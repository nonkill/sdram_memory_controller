==> flow/design.v <==
`timescale 1 ns/100 ps
`default_nettype none
module march
    #(
        parameter                                   ADR_WIDTH    =   22,   
        parameter                                   DATA_WIDTH   =   16,   
        parameter                                   ITERATION    =   5,     
        parameter                                   POWER_OF_THE_CHECKED_ADRESSES = 6    
    )
    (
        input   wire                                CLK,                  
        input   wire                                NRESET,               
        input   wire                                MEM_RDY,              
        input   wire    [ DATA_WIDTH - 1 :  0 ]     DI,                   
        output  wire    [ ADR_WIDTH - 1 :  0  ]     A,                    
        output  wire    [ DATA_WIDTH - 1 :  0 ]     DO,                   
        output  wire                                WE,                   
        output  wire                                RE,                   
        output  wire                                RDY,                  
        output  wire                                FLAG,                 
        output  wire    [ ADR_WIDTH - 1 :  0 ]      ADDR_ERR,             
        output  wire                                VALUE_ERR,            
        output  wire                                VALUE_EXP             
    );
wire                w_en_r_addr;
wire                w_sclr_r_addr;
wire                w_en_r_counter;
wire                w_sclr_r_counter;
wire                w_en_r_iter;
wire                w_en_r_do;
wire                w_en_r_addr_error;
wire                w_en_r_value_error;
wire                w_en_r_value;
wire                w_en_r_rdy;
wire                w_en_r_flag;
wire                w_rdy;
wire                w_flag;
localparam COUNTER_MSB      = POWER_OF_THE_CHECKED_ADRESSES;
localparam START_POINT      = 64;
reg     [ ADR_WIDTH - 1 :  0 ]     r_addr;
reg     [ COUNTER_MSB :  0 ]       r_counter;       
reg     [ $clog2(ITERATION) : 0 ]  r_iter;
reg     [ 15 : 0 ]                 r_do;            
reg                                r_rdy;
reg                                r_flag;
reg     [ ADR_WIDTH - 1 :  0 ]     r_addr_error;
reg     [ DATA_WIDTH - 1 :  0 ]    r_value_error;
reg     [ DATA_WIDTH - 1 :  0 ]    r_value;
reg     [  4 :  0 ]                r_state;
localparam INIT_1           = 4'b0000;
localparam INIT_2           = 4'b0001;
localparam WRITE_0          = 4'b0010;
localparam WRITE_0_WAIT     = 4'b0011;
localparam READ             = 4'b0100;
localparam READ_TO_WRITE    = 4'b0101;
localparam WRITE            = 4'b0110;
localparam WRITE_TO_READ    = 4'b0111;
localparam ERROR            = 4'b1000;
localparam PASS             = 4'b1001;
assign WE                 = (r_state == WRITE_0) || 
                            (r_state == WRITE) 
                            ? 1'b1 : 1'b0;
assign RE                 = (r_state == READ)  
                            ? 1'b1 : 1'b0;
assign DO                 = (r_state == WRITE)              
                            ? ~r_do : r_do;                  
assign w_en_r_rdy         =  
                            (r_state == READ_TO_WRITE && MEM_RDY && r_do != DI) ||
                            (r_state == PASS) ||
                            (r_state == ERROR)
                             ? 1'b1 : 1'b0;
assign w_rdy              =  
                            (r_state == READ_TO_WRITE && MEM_RDY && r_do != DI) ||
                            (r_state == PASS) ||
                            (r_state == ERROR) 
                             ? 1'b1 : 1'b0;
assign w_en_r_flag        =  
                            (r_state == READ_TO_WRITE && MEM_RDY && r_do != DI) ||
                            (r_state == READ && (r_iter == ITERATION))
                            ? 1'b1 : 1'b0;
assign w_flag             =  
                            (r_state == READ_TO_WRITE && MEM_RDY && r_do != DI)
                            ? 1'b1 : 1'b0;
assign w_en_r_addr        =  
                            (r_state == WRITE_0 && MEM_RDY ) ||
                            (r_state == WRITE && MEM_RDY )                                               
                            ? (r_iter == 0 || r_iter == 2 || r_iter == 4 ) : 1'b0;                       
assign w_sclr_r_addr      = (r_state == WRITE_0 && MEM_RDY && ~r_counter[COUNTER_MSB]) ||
                            (r_state == WRITE && MEM_RDY && ~r_counter[COUNTER_MSB])
                            ? 1'b1 : 1'b0;
assign w_en_r_counter     = (r_state == INIT_2) ||
                            (r_state == WRITE_0 && MEM_RDY ) ||
                            (r_state == WRITE && MEM_RDY ) ||
                            (r_state == WRITE_0_WAIT && r_counter[COUNTER_MSB]) ||
                            (r_state == WRITE_TO_READ && MEM_RDY && r_counter [COUNTER_MSB])
                            ? 1'b1 : 1'b0;
assign w_sclr_r_counter   = (r_state == INIT_2) ||
                            (r_state == WRITE_0_WAIT && r_counter[COUNTER_MSB]) ||
                            (r_state == WRITE_TO_READ && MEM_RDY && r_counter [COUNTER_MSB])
                            ? 1'b1 : 1'b0;
assign w_en_r_addr_error  = (r_state == READ_TO_WRITE && MEM_RDY && r_do != DI)                 ? 1'b1 : 1'b0;
assign w_en_r_value_error = (r_state == READ_TO_WRITE && MEM_RDY && r_do != DI)                 ? 1'b1 : 1'b0;
assign w_en_r_value       = (r_state == READ_TO_WRITE && MEM_RDY && r_do != DI)                 ? 1'b1 : 1'b0;
assign w_en_r_iter        = ((r_state == WRITE_TO_READ || r_state == WRITE_0_WAIT) && ~MEM_RDY && r_counter [COUNTER_MSB])    ? 1'b1 : 1'b0;
assign w_en_r_do          = (r_state == WRITE_TO_READ && MEM_RDY && r_counter [COUNTER_MSB] && (r_iter != 1'd0))    ? 1'b1 : 1'b0;
assign A                  = r_addr;                                 
assign RDY                = r_rdy;
assign FLAG               = r_flag;
assign ADDR_ERR           = r_addr_error;
assign VALUE_ERR          = r_value_error;
assign VALUE_EXP          = r_value;
    always @(posedge CLK or negedge NRESET)
        if (~NRESET)
            r_addr <= '0;
        else
            if (w_en_r_addr)
                if (w_sclr_r_addr)   
                    r_addr <= r_addr + 1;
                else
                    r_addr <= r_addr;
            else
                if(w_sclr_r_addr)
                    r_addr <= r_addr - 1;
                else
                    r_addr <= r_addr;
    always @(posedge CLK or negedge NRESET)
        if (~NRESET)
            r_counter <= START_POINT - 2;
        else
            if (w_en_r_counter)
                if(w_sclr_r_counter)
                    r_counter <= START_POINT - 2;
                else
                    if (~r_counter[COUNTER_MSB])
                        r_counter <= r_counter - 1;
                    else
                        r_counter <= r_counter;
            else 
                r_counter <= r_counter;
    always @(posedge CLK or negedge NRESET)
        if (~NRESET)
            r_iter <= 0;
        else
            if (w_en_r_iter)
                r_iter <= r_iter + 1;
    always @(posedge CLK or negedge NRESET)
        if (~NRESET)
            r_do <= 0;
        else
            if (w_en_r_do)
                r_do <= ~r_do;    
    always @(posedge CLK or negedge NRESET)
        if (~NRESET)
            r_addr_error <= 0;
        else
            if (w_en_r_addr_error)
                r_addr_error <= r_addr;
    always @(posedge CLK or negedge NRESET)
        if (~NRESET)
            r_value_error <= 0;
        else
            if (w_en_r_value_error)
                r_value_error <= DI;
    always @(posedge CLK or negedge NRESET)
        if (~NRESET)
            r_value <= 0;
        else
            if (w_en_r_value)
                r_value <= r_do;
    always @(posedge CLK or negedge NRESET)
        if (~NRESET)
            r_rdy <= 0;
        else
            if (w_en_r_rdy)
                r_rdy <= w_rdy;
    always @(posedge CLK or negedge NRESET)
        if (~NRESET)
            r_flag <= 0;
        else
            if (w_en_r_flag)
                r_flag <= w_flag;
    always @(posedge CLK or negedge NRESET)
        if (~NRESET)
            r_state <= INIT_1;
        else
            case
                (r_state)
                    INIT_1: begin
                            r_state <= INIT_2;
                    end
                    INIT_2: begin
                        if (MEM_RDY) 
                            r_state   <= WRITE_0;
                        else
                            r_state   <= INIT_2;
                    end
                    WRITE_0: begin
                        if (~MEM_RDY)
                            r_state   <= WRITE_0_WAIT;
                    end
                    WRITE_0_WAIT: begin
                        if (r_counter[COUNTER_MSB])
                            r_state   <= READ;
                        else if (MEM_RDY)                   
                            r_state   <= WRITE_0;
                    end
                    READ:  begin
                        if (r_iter == ITERATION)
                            r_state   <= PASS;
                        else if (~MEM_RDY)
                            r_state <= READ_TO_WRITE;
                    end
                    READ_TO_WRITE: begin
                        if (MEM_RDY && (r_do != DI)) 
                            r_state <= ERROR;
                        else if (MEM_RDY && (r_do == DI))
                            r_state <= WRITE;
                    end
                    WRITE:  begin
                        if (~MEM_RDY)
                            r_state <= WRITE_TO_READ;
                    end
                    WRITE_TO_READ: begin
                        if (MEM_RDY) 
                            r_state <= READ;
                    end
                    ERROR:  begin
                            r_state <= ERROR;
                    end
                    PASS:  begin
                            r_state <= PASS;
                    end
                    default: begin
                            r_state <= INIT_1;
                    end
            endcase
endmodule
`resetall
=== From RTL to reports: march ===
Tool output for the design above, in the order of the flow.
Lines are those of the file above, counted from 1.
Operators carry their Yosys type and port widths (W data, S select, Z words).
Cell names lack the library's common part.
The mark n/a stands for no value.

* Top: march
* Clock port: CLK
* Standard-cell library: sky130hd
* Corner: tt_025C_1v80

=== Word level ===
Counts by Yosys on the flattened word-level netlist (proc, flatten, opt, wreduce; memories kept). Register bits leave out memories and registers merged into their read ports (data or address). Print and check cells are left out.

* Flip-flop bits (word level): 80
* Word-level cells: 111
* Input port bits: 19

* Add/subtract/negate cells: 4
* Reductions and logical operators: 35
* Muxes and demuxes: 28
* Bitwise gates (word level): 3
* Equal/unequal tests: 30

{| class="wikitable"
|+ Operators with widths
! cell !! number
|-
| $mux W22 || 3
|-
| $pmux W5 S10 || 1
|-
| $mux W5 || 9
|-
| $eq A5 B3 Y1 const B || 8
|-
| $add A22 B1 Y22 const B || 1
|-
| $sub A22 B1 Y22 const B || 1
|-
| $eq A5 B2 Y1 const B || 4
|-
| $eq A5 B4 Y1 const B || 4
|-
| $eq A16 B16 Y1 || 1
|-
| $ne A16 B16 Y1 || 1
|-
| $not A16 Y16 || 1
|-
| $mux W16 || 1
|-
| $logic_and A1 B1 Y1 || 15
|-
| $logic_or A1 B1 Y1 || 15
|-
| $mux W7 || 2
|-
| $mux W1 || 11
|-
| $eq A5 B1 Y1 const B || 2
|-
| $ne A3 B3 Y1 const B || 3
|-
| $eq A4 B3 Y1 const B || 2
|-
| $sub A7 B1 Y7 const B || 1
|-
| $ne A2 B2 Y1 const B || 3
|-
| $reduce_and A6 Y1 || 1
|-
| $logic_not A5 Y1 || 1
|-
| $add A4 B1 Y4 const B || 1
|-
| $eq A4 B2 Y1 const B || 1
|-
| $logic_not A4 Y1 || 1
|-
| $reduce_bool A4 Y1 || 1
|-
| $not A1 Y1 || 2
|}

Other operator kinds: 3; their cells: 3.

=== Longest topological paths ===
Yosys ltp: most cells in a row. Word level: on the elaborated netlist, between registers, memories and ports. Mapped: between sequential cells and ports; inverters and the memories' decode and read muxes count.

* Depth after elaboration: 8
* ABC_AREA: 1
* Mapped depth: 17

=== Mapped cells and area ===
The flow's flattened synthesis, as Yosys stat reports it; memories are mapped. The netlist is that of the ABC_AREA named above (0 if unset); the other value can give another one.

{| class="wikitable"
|+ Cells by type
! cell !! number !! total area (sq um)
|-
| dfrtp_1 || 79 || 1.98E+03
|-
| nand2_1 || 233 || 874.589
|-
| xnor2_1 || 40 || 350.336
|-
| ha_1 || 26 || 325.312
|-
| nand3_1 || 61 || 305.293
|-
| inv_1 || 73 || 274.013
|-
| xor2_1 || 20 || 175.168
|-
| dfstp_2 || 6 || 157.651
|-
| nor2_1 || 34 || 127.622
|-
| a21oi_1 || 18 || 90.086
|-
| nand4_1 || 12 || 75.072
|-
| o21ai_0 || 14 || 70.067
|-
| nand3b_1 || 6 || 45.043
|-
| buf_6 || 3 || 33.782
|-
| buf_4 || 4 || 30.029
|-
| nor3_1 || 6 || 30.029
|-
| buf_2 || 5 || 25.024
|-
| o31ai_4 || 1 || 21.27
|}

Other cell types: 15; their cells: 23.

* Buffers: 14
* Area of sequential cells: 2,134.5 sq um
* Flip-flop cells: 85
* Mapped area: 5,159.9 sq um
* Standard cells after synthesis: 664

=== Timing after synthesis ===
Path of least setup slack by OpenSTA after synthesis, without wires, with an ideal clock, recovery checks aside; 20% of the period is set as input and as output delay. Where synthesis merged equal registers, the netlist keeps one of their names.

* Path kind: input to register
* From: input MEM_RDY
* To: register r_addr[19]
* Path delay: 2.290 ns
* Clock period: 4.44 ns
* Arrival: 3.061 ns
* Buffers on the path: 1
* Input delay: 0.888 ns
* Path slack: 1.261 ns
* Time at the first pin: 0.888 ns
* Data required time: 4.323 ns
* Setup time: 0.117 ns
* Stages on the path: 12
* Synthesis period reached: 3.179 ns

"path delay" = arrival - input delay + setup time.
"stages on the path" counts driving pins, that of a launching flip-flop among them; a cell with two outputs on the path counts twice.
"synthesis period reached" is the clock period less the worst setup slack; recovery checks do not enter. This is arithmetic on one report: input and output delays are still those of the set period (20% each).
Between the ends stands the longest chain of elaborated cells between them, by number of cells; it is not shown to be the way that was timed. Of several equally long chains one is given.
Each line given opens the expression or statement behind the cell; cells for indexed reads and writes are added by Yosys, which also makes memories of some case tables.
A register here has more assigning lines than the two given.

* Cells stage by stage: buf_4 -> nand2_1 -> nand2_2 -> nand3_1 -> ha_1 -> or2_2 -> nand2_1 -> inv_1 -> nand3_1 -> nand4_1 -> nand3_1 -> nand2_1
* Length of the longest elaborated chain: 6
* Elaborated cells between the ends (all ways): 11
* Those cells by class: mux (5); reduce/logical (6)

{| class="wikitable"
|+ Ends and longest elaborated chain, post-synthesis
! element !! line !! source
|-
| from (decl) || 13 || <nowiki>input   wire                                MEM_RDY,</nowiki>
|-
| $logic_and A1 B1 Y1 (2 in a row) || 88 || <nowiki>assign w_sclr_r_addr      = (r_state == WRITE_0 && MEM_RDY && ~r_counter[COUNTER_MSB]) ||</nowiki>
|-
| $logic_or A1 B1 Y1 || 88 ||
|-
| $mux W1 || 88 ||
|-
| $mux W22 || 122 || <nowiki>if(w_sclr_r_addr)</nowiki>
|-
| $mux W22 || 116 || <nowiki>if (w_en_r_addr)</nowiki>
|-
| to (assign) || 118 || <nowiki>r_addr <= r_addr + 1;</nowiki>
|-
| to (assign) || 120 || <nowiki>r_addr <= r_addr;</nowiki>
|-
| to (decl) || 40 || <nowiki>reg     [ ADR_WIDTH - 1 :  0 ]     r_addr;</nowiki>
|}

=== Worst path after layout ===
Path of least setup slack in the final report of run 2 (OpenROAD, finished layout, wires in). Where an end is a register, its clock arrival counts in the times.

* Path kind: register to register
* From: register r_iter[0]
* To: register r_addr[17]
* Arrival: 2.72 ns
* Setup time: 0.11 ns
* Buffers on the path: 2
* Time at the first pin: 0.35 ns
* Stages on the path: 18
* Clock period: 2.21 ns
* Path slack: -0.26 ns
* Data required time: 2.45 ns

Between the ends stands the longest chain of elaborated cells between them, by number of cells; it is not shown to be the way that was timed. Of several equally long chains one is given.
A register here has more assigning lines than the two given.

* Cells stage by stage: dfrtp_1 -> inv_2 -> ha_4 -> nand2_4 -> nand2_4 -> nand3_4 -> buf_12 -> buf_16 -> ha_4 -> nand2_4 -> nor2_1 -> nand3_1 -> nand3_2 -> nand2_1 -> nand2_1 -> nand2_1 -> nand3_1 -> nand2_1
* Length of the longest elaborated chain: 5
* Elaborated cells between the ends (all ways): 7
* Those cells by class: eq/ne (2); mux (2); reduce/logical (3)

{| class="wikitable"
|+ Ends and longest elaborated chain, after layout
! element !! line !! source
|-
| from (decl) || 42 || <nowiki>reg     [ $clog2(ITERATION) : 0 ]  r_iter;</nowiki>
|-
| from (assign) || 142 || <nowiki>r_iter <= 0;</nowiki>
|-
| from (assign) || 145 || <nowiki>r_iter <= r_iter + 1;</nowiki>
|-
| $logic_not A4 Y1 || 87 || <nowiki>? (r_iter == 0 || r_iter == 2 || r_iter == 4 ) : 1'b0;</nowiki>
|-
| $logic_or A1 B1 Y1 (2 in a row) || 87 ||
|-
| $mux W1 || 85 || <nowiki>(r_state == WRITE_0 && MEM_RDY ) ||</nowiki>
|-
| $mux W22 || 116 || <nowiki>if (w_en_r_addr)</nowiki>
|-
| to (assign) || 118 || <nowiki>r_addr <= r_addr + 1;</nowiki>
|-
| to (assign) || 120 || <nowiki>r_addr <= r_addr;</nowiki>
|-
| to (decl) || 40 || <nowiki>reg     [ ADR_WIDTH - 1 :  0 ]     r_addr;</nowiki>
|}

--- measured runs ---
Below are 2 stored runs of the flow (Yosys, OpenROAD; platform sky130hd) on march, each with its settings and what was measured, unordered. Constraints: input delay and output delay 20% of the set period each, output load 0.01 pF.
By "period achieved" is meant the clock period of the run minus its worst setup slack. This is arithmetic on one report: input and output delays are still those of the set period (20% each).
"allowed time less slack (worst setup path)" = time allowed to the worst setup path (clock period - input delay - output delay, where it has them) - its slack; a late launch clock adds to it, a late capture clock takes from it.
"power" is the tool's figure for a default switching activity; nothing was simulated.

=== Run 1 ===
{| class="wikitable"
! Setting !! Value
|-
| period_ns || 2.65
|-
| CORE_UTILIZATION || 63
|-
| SETUP_SLACK_MARGIN || 0.02
|-
| CORE_ASPECT_RATIO || 1.64
|-
| CELL_PAD_IN_SITES_GLOBAL_PLACEMENT || 2
|-
| CELL_PAD_IN_SITES_DETAIL_PLACEMENT || 0
|-
| GPL_ROUTABILITY_DRIVEN || 0
|-
| CTS_CLUSTER_DIAMETER || 50
|-
| MIN_ROUTING_LAYER || met2
|-
| MAX_ROUTING_LAYER || met4
|-
| CAP_MARGIN || 20
|-
| CORE_MARGIN || 2
|-
| SLEW_MARGIN || 20
|}
Incomplete, placement halted on GPL-0301.

=== Run 2 ===
{| class="wikitable"
! Setting !! Value
|-
| period_ns || 2.21
|-
| CORE_UTILIZATION || 39
|-
| CELL_PAD_IN_SITES_GLOBAL_PLACEMENT || 1
|-
| CELL_PAD_IN_SITES_DETAIL_PLACEMENT || 1
|-
| TNS_END_PERCENT || 100
|-
| ABC_AREA || 1
|-
| MIN_ROUTING_LAYER || met1
|-
| MAX_ROUTING_LAYER || met4
|-
| CAP_MARGIN || 20
|-
| CORE_MARGIN || 2
|-
| SLEW_MARGIN || 20
|-
! Result !! Value
|-
| Netlist area reported by Yosys || 5,159.9 sq um
|-
| Full die area || 14,167.0 sq um
|-
| Standard-cell area of the final layout || 8,079.0 sq um
|-
| Final utilization || 0.617
|-
| Worst setup slack after layout || -0.265 ns
|-
| Final setup TNS || -2.528 ns
|-
| Power || 0.011087 W
|-
| Period achieved || 2.475 ns
|-
| Allowed time less slack (worst setup path) || 2.47 ns
|-
| Type of the worst setup path || register to register
|}
--- end ---
