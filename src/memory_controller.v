==> flow/design.v <==
module memory_controller
#(
    parameter BANK_NUM = 2,
    parameter ROW_DEPTH = 13,                  
    parameter COLUMN_DEPTH = 9                  
)
( ADR_IN, ADR_OUT, BDR_IN, BDR_OUT, RE_IN,  WE_IN, WE_OUT, NRST, CLK, RDY, CKE, CS, RAS, CAS, DIRECTION);
localparam CAS_LATENCY = 7;           
localparam REFR_TIME = 9142000;       
localparam RP_TIME = 3;               
localparam RC_TIME = 9;               
localparam RCD_TIME = 3;
localparam DPL_TIME =  2;              
localparam MRS_TIME = 2;
localparam init_delay  =  14290;     
input  wire  [ ROW_DEPTH + COLUMN_DEPTH - 1 : 0 ]    ADR_IN;
input  wire  [ BANK_NUM - 1 : 0 ]                    BDR_IN;
input  wire                                          RE_IN;
input  wire                                          WE_IN;
input  wire                                          NRST;
input  wire                                          CLK;
output reg   [ ROW_DEPTH - 1 : 0 ]                   ADR_OUT;
output reg   [ BANK_NUM - 1 : 0]                     BDR_OUT;
output reg                                           RDY;
output reg                                           CKE;
output reg                                           CS;           
output reg                                           RAS;          
output reg                                           CAS;          
output reg                                           WE_OUT;       
output wire                                          DIRECTION;
localparam [3:0] INIT_HOLD      =  4'b0000;
localparam [3:0] PRECHARGE      =  4'b0001;
localparam [3:0] PRECHARGE_ALL  =  4'b0010;
localparam [3:0] IDLE           =  4'b0011;
localparam [3:0] AUTO_REFR      =  4'b0100;
localparam [3:0] MRS            =  4'b0101;
localparam [3:0] ACTIVE         =  4'b0110;
localparam [3:0] READ           =  4'b0111;
localparam [3:0] WRITE          =  4'b1000;
localparam [3:0] BST            =  4'b1001;
reg [3:0] state, next_state;
reg [$clog2(REFR_TIME) - 1: 0] counter, counter_db;
reg init_flag;
reg MRS_flag;
reg ACTIVE_flag;
reg PRECHARGE_flag;
reg WE_RE_flag;
assign DIRECTION = ~(state == WRITE);
always @(posedge CLK or negedge NRST) 
    begin
        if (!NRST) begin
            state       <= INIT_HOLD;
            init_flag   <= 1;
            MRS_flag    <= 0;
            ACTIVE_flag <= 0;
            PRECHARGE_flag <= 0;
            WE_RE_flag  <= 0;
            counter     <= 0;
            counter_db  <= 0;
            end
        else  begin
            state <= next_state;
            counter <= counter + 1;                        
        if  ((next_state == PRECHARGE_ALL && state != PRECHARGE_ALL) 
             || 
             (next_state == AUTO_REFR && state != AUTO_REFR)
             ||
             (next_state == PRECHARGE && state != PRECHARGE)
             ||
             (next_state == WRITE && state != WRITE)
             ||
             (next_state == READ && state != READ)
             ||
             (next_state == ACTIVE && state != ACTIVE)
             ||
             (next_state == MRS && state != MRS)
             ||
             (next_state == IDLE && state == PRECHARGE)
             ) 
            counter_db <= counter;
        if (state == IDLE && (init_flag && !MRS_flag))
            MRS_flag <= 1;
        if (state == IDLE && (init_flag && MRS_flag))
            MRS_flag <= 0;
        if (state == MRS)
            init_flag <= 0;
        if (state == ACTIVE)
            ACTIVE_flag <= 1;
        if (state == IDLE && (next_state == WRITE  || next_state == READ))
            ACTIVE_flag <= 0;
        if (state == BST)
            PRECHARGE_flag <= 1;
        if (state == PRECHARGE)
            PRECHARGE_flag <= 0;
        if (WE_IN)
            WE_RE_flag <= 1;         
        else if (RE_IN)
            WE_RE_flag <= 0;         
        else 
            WE_RE_flag <= WE_RE_flag;
        end
    end
always @(*)
    begin
        next_state = state;
        case (state)
            INIT_HOLD:      begin
                            if ( counter >= init_delay )
                                next_state = PRECHARGE_ALL;
                            CKE = 1;
                            RAS = 1;
                            CS = 0;
                            CAS = 1;
                            WE_OUT = 1;
                            RDY = 0;
                            ADR_OUT  = 13'b0;
                            BDR_OUT = BDR_IN;
            end
            IDLE:           begin
                            if ( counter >= REFR_TIME )
                                next_state = AUTO_REFR;
                            if ( init_flag && !MRS_flag ) 
                                next_state = AUTO_REFR;
                            if ( init_flag && MRS_flag ) 
                                next_state = MRS;
                            if ( (RE_IN || WE_IN) && !ACTIVE_flag && !PRECHARGE_flag && ((counter - counter_db) >= RP_TIME) ) begin
                                next_state = ACTIVE;
                            end
                            if ( WE_RE_flag && ACTIVE_flag && ((counter - counter_db) > RCD_TIME))
                                next_state = READ;
                            if ( ~WE_RE_flag && ACTIVE_flag && ((counter - counter_db) > RCD_TIME))
                                next_state = WRITE;
                            if ( PRECHARGE_flag && ((counter - counter_db) > DPL_TIME + 2))
                                next_state = PRECHARGE;
                            ADR_OUT  = 13'b0;
                            BDR_OUT = BDR_IN;
                            CKE = 1;
                            CS = 0;
                            RAS = 1;
                            CAS = 1;
                            WE_OUT = 1;
                            if (ACTIVE_flag || init_flag || PRECHARGE_flag || (counter >= REFR_TIME ))
                                RDY = 0;
                            else
                                RDY = 1;
            end
            PRECHARGE:      begin
                            if ( (counter - counter_db) >= RP_TIME ) 
                                    next_state = IDLE;
                            ADR_OUT [12:0] = { 2'b0, 1'b0 , 10'b0 };
                            BDR_OUT = BDR_IN;
                            CKE = 1;
                            CS = 0;
                            RAS = 0;
                            CAS = 1;
                            WE_OUT = 0;
                            RDY = 0;
            end
            PRECHARGE_ALL:  begin
                            if ( (counter - counter_db) >= RP_TIME ) begin
                                if ( init_flag )
                                    next_state = AUTO_REFR;
                                else
                                    next_state = IDLE;
                            end
                            ADR_OUT [12:0] = { 2'b0, 1'b1 , 10'b0 };
                            BDR_OUT = BDR_IN;
                            CKE = 1;
                            CS =  0;
                            RAS = 0;
                            CAS = 1;
                            WE_OUT = 0;
                            RDY = 0;
            end
            AUTO_REFR:      begin
                            if ( (counter - counter_db) >= RC_TIME ) begin
                                next_state = IDLE;
                            end
                            ADR_OUT  = 13'b0;
                            BDR_OUT = BDR_IN;
                            CKE = 1;
                            CS = 0;
                            RAS = 0;
                            CAS = 1;
                            WE_OUT = 0;
                            RDY = 0;
            end
            MRS:            begin
                                next_state = IDLE;
                            if   ( init_flag ) begin
                                BDR_OUT = BDR_IN;
                                ADR_OUT = 13'b000_0_00_011_0_111;
                            end
                            else begin
                                BDR_OUT = BDR_IN;
                                ADR_OUT = 13'b000_0_00_011_0_111;
                            end    
                            CKE = 1;
                            CS = 0;
                            RAS = 0;
                            CAS = 0;
                            WE_OUT = 0;
                            RDY = 0;
            end
            ACTIVE:         begin
                            next_state = IDLE;
                            BDR_OUT = BDR_IN;
                            ADR_OUT [12:0] = ADR_IN [ ROW_DEPTH + COLUMN_DEPTH - 1 -: ROW_DEPTH - 1]; 
                            CKE = 1;
                            CS = 0;
                            RAS = 0;
                            CAS = 1;
                            WE_OUT = 1;
                            RDY = 0;
            end
            READ:           begin
                            next_state = BST;
                            BDR_OUT = BDR_IN;
                            ADR_OUT [12:0] = { 4'b0 , ADR_IN [ COLUMN_DEPTH - 1 : 0 ] };
                            CKE = 1;
                            CS = 0;
                            RAS = 1;
                            CAS = 0;
                            WE_OUT = 1;
                            RDY = 0;
            end 
            WRITE:          begin
                            next_state = BST;
                            BDR_OUT = BDR_IN;
                            ADR_OUT [12:0] = { 4'b0 , ADR_IN [ COLUMN_DEPTH - 1 : 0 ] };
                            CKE = 1;
                            CS = 0;
                            RAS = 1;
                            CAS = 0;
                            WE_OUT = 0;
                            RDY = 0;
            end
            BST:       begin
                            next_state = IDLE;
                            BDR_OUT = BDR_IN;
                            ADR_OUT [12:0] = { 4'b0 , ADR_IN [ COLUMN_DEPTH - 1 : 0 ] };
                            CKE = 1;
                            CS = 0;
                            RAS = 1;
                            CAS = 1;
                            WE_OUT = 0;
                            RDY = 0;
            end
            default:        begin
                            next_state = IDLE;
                            ADR_OUT  = 13'b0;
                            BDR_OUT = BDR_IN;
                            CKE = 1;
                            CS = 0;
                            RAS = 1;
                            CAS = 1;
                            WE_OUT = 1;
                            RDY = 0;
            end
        endcase
    end
endmodule
From RTL to reports: memory_controller

Tool output for the design above, in the order of the flow.
Lines are those of the file above, counted from 1.
Cell names lack the library's common part.
The mark -- stands for no value.

Top module: memory_controller
Clock: CLK
Library: sky130hd
Corner: tt_025C_1v80

Elaborated design

Counts by Yosys on the flattened word-level netlist (proc, flatten, opt, wreduce; memories kept). Register bits leave out memories and registers merged into their read ports (data or address). Print and check cells are left out. Cells with the same type and inputs are merged into one.

Flip-flop bits (word level): 57
Output and inout bits: 22
Input port bits: 28
Word-level cells: 115

$add $sub $neg: 2
Eq/ne operators: 24
Bitwise gates (word level): 2
Reduce/logical cells: 46
Muxes and demuxes: 27
Order comparisons: 6

Operators with widths:

| kind                                                                           | count |
| 12-bit parallel mux with 4-bit select                                          | 1 |
| 4-bit two-way mux                                                              | 11 |
| 32-bit by 2-bit greater-or-equal comparator with 1-bit output with constant B  | 1 |
| 32-bit by 2-bit greater-than comparator with 1-bit output with constant B      | 1 |
| 32-bit by 3-bit greater-than comparator with 1-bit output with constant B      | 1 |
| 32-bit by 4-bit greater-or-equal comparator with 1-bit output with constant B  | 1 |
| 4-bit by 3-bit equality test with 1-bit output with constant B                 | 8 |
| 24-bit by 24-bit subtractor with 25-bit output                                 | 1 |
| 24-bit by 1-bit adder with 24-bit output with constant B                       | 1 |
| 24-bit by 14-bit greater-or-equal comparator with 1-bit output with constant B | 1 |
| 24-bit greater-or-equal comparator with constant B                             | 1 |
| 4-bit parallel mux with 6-bit select                                           | 1 |
| 1-bit logical AND                                                              | 21 |
| 4-bit by 2-bit equality test with 1-bit output with constant B                 | 4 |
| 4-bit by 3-bit != test with 1-bit output with constant B                       | 4 |
| 1-bit two-way mux                                                              | 13 |
| 1-bit logical OR                                                               | 12 |
| 4-bit equality test with constant B                                            | 3 |
| 2-bit nonzero test                                                             | 4 |
| 4-bit by 1-bit equality test with 1-bit output with constant B                 | 2 |
| 3-bit OR reduction                                                             | 2 |
| 6-bit OR reduction                                                             | 1 |
| 5-bit OR reduction                                                             | 1 |
| 4-bit by 1-bit != test with 1-bit output with constant B                       | 1 |
| 4-bit by 2-bit != test with 1-bit output with constant B                       | 1 |
| 4-bit != test with constant B                                                  | 1 |
| 4-bit zero test                                                                | 1 |
| 1-bit zero test                                                                | 3 |

Other operator kinds: 3; their cells: 4.

Logic depth

Depth = most cells in a row (Yosys ltp): at word level without a register or memory, in the mapped netlist without a sequential cell, where the memories' decode and read muxes count.

Depth after elaboration: 18
ABC_AREA: 0
Depth in mapped cells: 17
Gate-level depth less buffers: 16

After synthesis

The flow's flattened synthesis, as Yosys stat reports it; memories are mapped. The netlist is that of the ABC_AREA named above (0 if unset); the other value can give another one.

Flip-flops: 63
Cell count: 592
Sequential area: 1579.0 um^2
Synthesis area: 5172.5 um^2
Buffers: 21

Cells by type:

| cell      | count | total area (um^2) |
| dfrtp_1   | 61    | 1.53E+03 |
| ha_1      | 26    | 325.312 |
| mux2_4    | 19    | 285.274 |
| nand2_1   | 60    | 225.216 |
| nor2_1    | 52    | 195.187 |
| inv_1     | 42    | 157.651 |
| a21oi_1   | 31    | 155.149 |
| xnor2_1   | 17    | 148.893 |
| o21ai_0   | 24    | 120.115 |
| nor3_1    | 19    | 95.091 |
| nand3_1   | 18    | 90.086 |
| o2111ai_1 | 8     | 70.067 |
| xor2_1    | 8     | 70.067 |
| mux2_2    | 6     | 67.565 |
| and3_1    | 10    | 62.56 |
| a221o_1   | 6     | 60.058 |
| a211oi_1  | 7     | 52.55 |
| a21o_1    | 7     | 52.55 |

Not listed: further types 69, cells in them 171.

Worst setup path after synthesis

OpenSTA on the mapped netlist: ideal clock, no wires. The path of least setup slack (recovery checks aside). Input and output delay are each 20% of the period. Register names are those of the netlist, which keeps one name where synthesis merged equal registers.

Kind: flip-flop to flip-flop
Start point: register counter[0]
End point: register counter_db[0]
Delay of the path: 4.607 ns
Data required time: 4.905 ns
Driving pins on the path: 17
Time at the first pin: 0.000 ns
Slack: 0.423 ns
Clock period: 5.03 ns
Arrival time: 4.482 ns
Setup time: 0.125 ns
Buffers on the path: 1
Synthesis period reached: 4.607 ns

"delay of the path" = arrival - input delay + setup time.
"driving pins on the path" counts driving pins, that of a launching flip-flop among them; a cell with two outputs on the path counts twice.
"synthesis period reached" is the clock period less the worst setup slack; recovery checks do not enter. This is arithmetic on one report: input and output delays are still those of the set period (20% each).
The rows between start and end are the longest chain of elaborated cells between them; the timing report does not say that the signal goes this way. Where chains are equally long, one stands for them.
A line is the first line of the expression or statement that the cell stems from. Yosys adds cells for indexed reads and writes and turns some case tables into memories.

Path through: dfrtp_1 -> inv_1 -> ha_1 -> fa_1 -> nor2b_1 -> o31ai_2 -> a21bo_2 -> o21ai_1 -> xor2_1 -> or4_4 -> or4_4 -> a211oi_4 -> nand3_2 -> or4_4 -> nand3_4 -> buf_12 -> mux2_4
Cells in the longest elaborated chain: 18
Elaborated cells between the ends (all ways): 46
Classes of those cells: 1 x add/sub; 6 x compare; 8 x eq/ne; 12 x mux; 19 x reduce/logical

RTL lines, path post-synthesis:

| item                                           | line | source |
| from (decl)                                    | 42   | `reg [$clog2(REFR_TIME) - 1: 0] counter, counter_db;` |
| from (assign)                                  | 58   | `counter     <= 0;` |
| from (assign)                                  | 63   | `counter <= counter + 1;` |
| 24-bit greater-or-equal comparator             | 120  | `if ( counter >= REFR_TIME )` |
| 4-bit two-way mux                              | 120  |  |
| 4-bit two-way mux                              | 122  | `if ( init_flag && !MRS_flag )` |
| 4-bit two-way mux                              | 124  | `if ( init_flag && MRS_flag )` |
| 4-bit two-way mux                              | 126  | `if ( (RE_IN \|\| WE_IN) && !ACTIVE_flag && !PRECHARGE_flag && ((counter - counter_db) >= RP_TIME) ) begin` |
| 4-bit two-way mux                              | 129  | `if ( WE_RE_flag && ACTIVE_flag && ((counter - counter_db) > RCD_TIME))` |
| 4-bit two-way mux                              | 131  | `if ( ~WE_RE_flag && ACTIVE_flag && ((counter - counter_db) > RCD_TIME))` |
| 4-bit two-way mux                              | 133  | `if ( PRECHARGE_flag && ((counter - counter_db) > DPL_TIME + 2))` |
| 4-bit parallel mux with 6-bit select           | 106  | `case (state)` |
| 4-bit by 2-bit equality test with 1-bit output | 64   | `if  ((next_state == PRECHARGE_ALL && state != PRECHARGE_ALL)` |
| 1-bit logical AND                              | 64   |  |
| 1-bit logical OR x7                            | 64   |  |
| to (assign)                                    | 59   | `counter_db  <= 0;` |
| to (assign)                                    | 80   | `counter_db <= counter;` |
| to (decl)                                      | 42   |  |

Path in the finished layout

From the final timing report of run 1: the path of least setup slack in the routed layout; clock arrival at registers is part of the times.

Kind: flip-flop to flip-flop
Start point: register counter[10]
End point: register counter_db[10]
Driving pins on the path: 18
Buffers on the path: 4
Data required time: 6.44 ns
Clock period: 6.21 ns
Time at the first pin: 0.35 ns
Slack: 1.55 ns
Setup time: 0.11 ns
Arrival time: 4.90 ns

The rows between start and end are the longest chain of elaborated cells between them; the timing report does not say that the signal goes this way. Where chains are equally long, one stands for them.

Path through: dfrtp_1 -> ha_4 -> buf_6 -> a21o_4 -> buf_6 -> nor2_4 -> o211a_1 -> nor4_2 -> o221ai_1 -> or4_4 -> or4_4 -> a211oi_4 -> nand3_2 -> or4_4 -> nand3_4 -> buf_12 -> clkbuf_16 -> mux2_4
Cells in the longest elaborated chain: 18
Elaborated cells between the ends (all ways): 46
Classes of those cells: 1 x add/sub; 6 x compare; 8 x eq/ne; 12 x mux; 19 x reduce/logical

RTL lines, path post-layout:

| item                                           | line | source |
| from (decl)                                    | 42   | `reg [$clog2(REFR_TIME) - 1: 0] counter, counter_db;` |
| from (assign)                                  | 58   | `counter     <= 0;` |
| from (assign)                                  | 63   | `counter <= counter + 1;` |
| 24-bit greater-or-equal comparator             | 120  | `if ( counter >= REFR_TIME )` |
| 4-bit two-way mux                              | 120  |  |
| 4-bit two-way mux                              | 122  | `if ( init_flag && !MRS_flag )` |
| 4-bit two-way mux                              | 124  | `if ( init_flag && MRS_flag )` |
| 4-bit two-way mux                              | 126  | `if ( (RE_IN \|\| WE_IN) && !ACTIVE_flag && !PRECHARGE_flag && ((counter - counter_db) >= RP_TIME) ) begin` |
| 4-bit two-way mux                              | 129  | `if ( WE_RE_flag && ACTIVE_flag && ((counter - counter_db) > RCD_TIME))` |
| 4-bit two-way mux                              | 131  | `if ( ~WE_RE_flag && ACTIVE_flag && ((counter - counter_db) > RCD_TIME))` |
| 4-bit two-way mux                              | 133  | `if ( PRECHARGE_flag && ((counter - counter_db) > DPL_TIME + 2))` |
| 4-bit parallel mux with 6-bit select           | 106  | `case (state)` |
| 4-bit by 2-bit equality test with 1-bit output | 64   | `if  ((next_state == PRECHARGE_ALL && state != PRECHARGE_ALL)` |
| 1-bit logical AND                              | 64   |  |
| 1-bit logical OR x7                            | 64   |  |
| to (assign)                                    | 59   | `counter_db  <= 0;` |
| to (assign)                                    | 80   | `counter_db <= counter;` |
| to (decl)                                      | 42   |  |

Settings and measured results of 2 stored flow runs for module memory_controller (sky130hd), not sorted in any way. The constraints put input and output delay at 20% of the set period each and load the outputs with 0.01 pF.
"time on the worst setup path" means the part of the period allowed to the worst setup path (the constraints hold back 20% at inputs and 20% at outputs) less its slack; where the path has registers, the arrival times of their clocks count too.
Settings: -- = not set for that run.

| setting or result                   | run 1                  | run 2                  |
| period_ns                           | 6.21                   | 5.37                   |
| CORE_UTILIZATION                    | 25                     | 43                     |
| SETUP_SLACK_MARGIN                  | 1.67                   | 0.39                   |
| PLACE_DENSITY_LB_ADDON              | 0.28                   | --                     |
| CELL_PAD_IN_SITES_GLOBAL_PLACEMENT  | 1                      | --                     |
| CELL_PAD_IN_SITES_DETAIL_PLACEMENT  | 0                      | 0                      |
| ABC_AREA                            | 0                      | 0                      |
| GPL_TIMING_DRIVEN                   | 0                      | --                     |
| MIN_ROUTING_LAYER                   | met1                   | --                     |
| MAX_ROUTING_LAYER                   | met5                   | met4                   |
| CAP_MARGIN                          | 20                     | 20                     |
| CORE_MARGIN                         | 2                      | 2                      |
| SLEW_MARGIN                         | 20                     | 20                     |
| PLACE_DENSITY                       | --                     | 0.87                   |
| HOLD_SLACK_MARGIN                   | --                     | -0.03                  |
| GPL_ROUTABILITY_DRIVEN              | --                     | 1                      |
| CTS_CLUSTER_SIZE                    | --                     | 69                     |
| CTS_CLUSTER_DIAMETER                | --                     | 339                    |
| post-synthesis cell area (um^2)     | 5172.5                 | 5172.5                 |
| die footprint (um^2)                | 21856.7                | 12922.0                |
| utilization (%)                     | 36.0                   | 53.4                   |
| worst setup slack after layout (ns) | 1.549                  | 0.505                  |
| total negative setup slack (ns)     | 0.000                  | 0.000                  |
| post-route worst hold slack (ns)    | 0.454                  | 0.458                  |
| time on the worst setup path (ns)   | 4.66                   | 4.87                   |
| worst setup path type               | flip-flop to flip-flop | flip-flop to flip-flop |
